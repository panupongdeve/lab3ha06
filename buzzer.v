==> flow/design.v <==
module buzzer(
    input clk,  
    output speaker  
);
    reg [15:0] cnt;
    always @(posedge clk)
    begin
      cnt <= cnt + 1; 
    end
    assign speaker = cnt[15];
endmodule
# Reports on buzzer
# The steps from the RTL of buzzer to its reports follow in flow order.
# Line numbers count from 1 in the design file above.
# Operators carry their Yosys type and port widths (W data, S select, Z words).
# The mark n/a stands for no value.
[inputs] top="buzzer" clock_port="clk" cell_library="sky130hd" pvt_corner="tt_025C_1v80"

# After elaboration
# Yosys after proc, flatten, opt, wreduce and memory -nomap, before mapping. Enables and synchronous resets that opt folds into registers are not counted as muxes. Memory bits, and registers merged into a memory's read port (data or address), are not among the register bits. Print and check cells are not counted. Equal cells are merged and count once.
[op_classes] n_addsub=1 multipliers=0 div=0 n_cmp=0 eq_ne=0 shift=0 mux=0 n_logic=0 reduce_logical=0
[ops] cell="$add A16 B1 Y16 const B" count=1
[word_totals] regBits=16 latch_bits=0 ram_bits=0 mem_bits_ro=0 clocked_rd_ports_x_width=0 mem_count=0 in_bits=1 output_inout_bits=1 word_cells=2

# Longest topological paths
# Depth = most cells in a row (Yosys ltp): at word level without a register or memory, in the mapped netlist without a sequential cell, where the memories' decode and read muxes count.
[depth] word_depth=1 ABC_AREA=0 ltp_mapped=4 ltp_nobuf=4

# Mapped cells and area
# Yosys stat after the flow's synthesis: flattened, memories mapped to cells. It holds for the ABC_AREA given above (unset counts as 0); a run with the other value may have another netlist.
[mapped] stdcells=57 mapped_area_um2=621.8 seq_area_um2=320.3 ff_cells=16 n_buf=0
[types] type="sky130_fd_sc_hd__dfxtp_1" count=16 area_total_um2=320.307
[types] type="sky130_fd_sc_hd__xor2_1" count=10 area_total_um2=87.584
[types] type="sky130_fd_sc_hd__nor4_2" count=4 area_total_um2=50.048
[types] type="sky130_fd_sc_hd__xnor2_1" count=4 area_total_um2=35.034
[types] type="sky130_fd_sc_hd__nand3_1" count=5 area_total_um2=25.024
[types] type="sky130_fd_sc_hd__nand4_4" count=1 area_total_um2=21.27
[types] type="sky130_fd_sc_hd__nor3_1" count=4 area_total_um2=20.019
[types] type="sky130_fd_sc_hd__nand2_1" count=4 area_total_um2=15.014
[types] type="sky130_fd_sc_hd__ha_1" count=1 area_total_um2=12.512
[types] type="sky130_fd_sc_hd__nand4_1" count=2 area_total_um2=12.512
[types] type="sky130_fd_sc_hd__inv_1" count=3 area_total_um2=11.261
[types] type="sky130_fd_sc_hd__nor2_1" count=3 area_total_um2=11.261

# Path before layout
# Path of least setup slack by OpenSTA after synthesis, without wires, with an ideal clock, recovery checks aside; 20% of the period is set as input and as output delay. Where synthesis merged equal registers, the netlist keeps one of their names.
[synth_timing] path_kind="reg-to-reg" startpoint="reg cnt[2]" endpoint="reg cnt[15]" tclk_ps=1790 setup_time_ps=72 launch_ps=0 arrival_time_ps=1059 t_required_ps=1718 setup_slack_ps=659 delay_ps=1131 stages=4 n_path_buf=0 synth_period_reached_ps=1131
# "delay_ps" = arrival - input delay + setup time.
# "stages": output pins that drive a net of the path, with the launching flip-flop's if there is one; two outputs of one cell count as two.
# "synth_period_reached_ps" = period - worst setup slack (recovery checks aside). The figure is calculated, with input and output delays left at 20% of the set period.
# The rows between start and end are the longest chain of elaborated cells between them; the timing report does not say that the signal goes this way. Where chains are equally long, one stands for them.
# A line is the first line of the expression or statement that the cell stems from. Yosys adds cells for indexed reads and writes and turns some case tables into memories.
[synth_between] path_cell_list="sky130_fd_sc_hd__dfxtp_1 -> sky130_fd_sc_hd__nand3_1 -> sky130_fd_sc_hd__nor4_2 -> sky130_fd_sc_hd__xor2_1" elab_chain_len=1 cells_between=1 cone_lines=1 cone_classes="1 x add/sub"
[synth_rtl] item="from (decl)" line=5 source="reg [15:0] cnt;"
[synth_rtl] item="from (assign)" line=8 source="cnt <= cnt + 1;"
[synth_rtl] item="$add A16 B1 Y16" line=8
[synth_rtl] item="to (assign)" line=8
[synth_rtl] item="to (decl)" line=5

# Timing after layout
# Path of least setup slack in the final report of stored run 2 (OpenROAD, finished layout, wires in). Where an end is a register, its clock arrival counts in the times.
# The report prints the path's times to 10 ps; the period is as set.
[layout_timing] path_kind="reg-to-reg" startpoint="reg cnt[0]" endpoint="reg cnt[8]" tclk_ps=1320 setup_time_ps=70 launch_ps=280 arrival_time_ps=1330 t_required_ps=1520 setup_slack_ps=190 stages=6 n_path_buf=1
# The rows between start and end are the longest chain of elaborated cells between them; the timing report does not say that the signal goes this way. Where chains are equally long, one stands for them.
[layout_between] path_cell_list="sky130_fd_sc_hd__dfxtp_4 -> sky130_fd_sc_hd__ha_4 -> sky130_fd_sc_hd__nand2_8 -> sky130_fd_sc_hd__buf_6 -> sky130_fd_sc_hd__nor3_4 -> sky130_fd_sc_hd__xor2_1" elab_chain_len=1 cells_between=1 cone_lines=1 cone_classes="1 x add/sub"
[layout_rtl] item="from (decl)" line=5 source="reg [15:0] cnt;"
[layout_rtl] item="from (assign)" line=8 source="cnt <= cnt + 1;"
[layout_rtl] item="$add A16 B1 Y16" line=8
[layout_rtl] item="to (assign)" line=8
[layout_rtl] item="to (decl)" line=5

Data sheet: physical implementation of buzzer

buzzer through Yosys and OpenROAD on sky130hd: 2 stored runs, unordered, with their settings and measured results. The constraints put input and output delay at 20% of the set period each and load the outputs with 0.01 pF.
"achieved clock period": clock period set for the run, less the worst setup slack. It is reckoned from that one timing run; input and output delays stay at 20% of the period that was set.
"worst setup path time" means the part of the period allowed to the worst setup path (the constraints hold back 20% at inputs and 20% at outputs) less its slack; where the path has registers, the arrival times of their clocks count too.
"power" is the tool's figure for a default switching activity; nothing was simulated.
"worst setup path time" is known to 10 ps.
[stored run 1] settings: period_ns=1.66, CORE_UTILIZATION=72, SETUP_SLACK_MARGIN=-0.09, CORE_ASPECT_RATIO=0.53, CORE_MARGIN=2, GPL_TIMING_DRIVEN=0, CTS_CLUSTER_SIZE=72, CTS_CLUSTER_DIAMETER=247, SLEW_MARGIN=20, MIN_ROUTING_LAYER=met2, MAX_ROUTING_LAYER=met5, CAP_MARGIN=20
[stored run 1] result: did not finish, floorplanning stopped with PDN-0185
[stored run 2] settings: period_ns=1.32, SETUP_SLACK_MARGIN=0.31, CAP_MARGIN=20, CORE_MARGIN=2, CORE_UTILIZATION=40, SLEW_MARGIN=20
[stored run 2] result: chip area after synthesis (Yosys) 621.8 sq um, die area 1886.2 sq um, standard-cell area of the final layout 1041.0 sq um, utilization 69.9%, worst setup slack after layout 185 ps, total negative slack 0 ps, worst hold slack 444 ps, power 0.7327 mW, achieved clock period 1135 ps, worst setup path time 1130 ps, worst setup path kind reg-to-reg
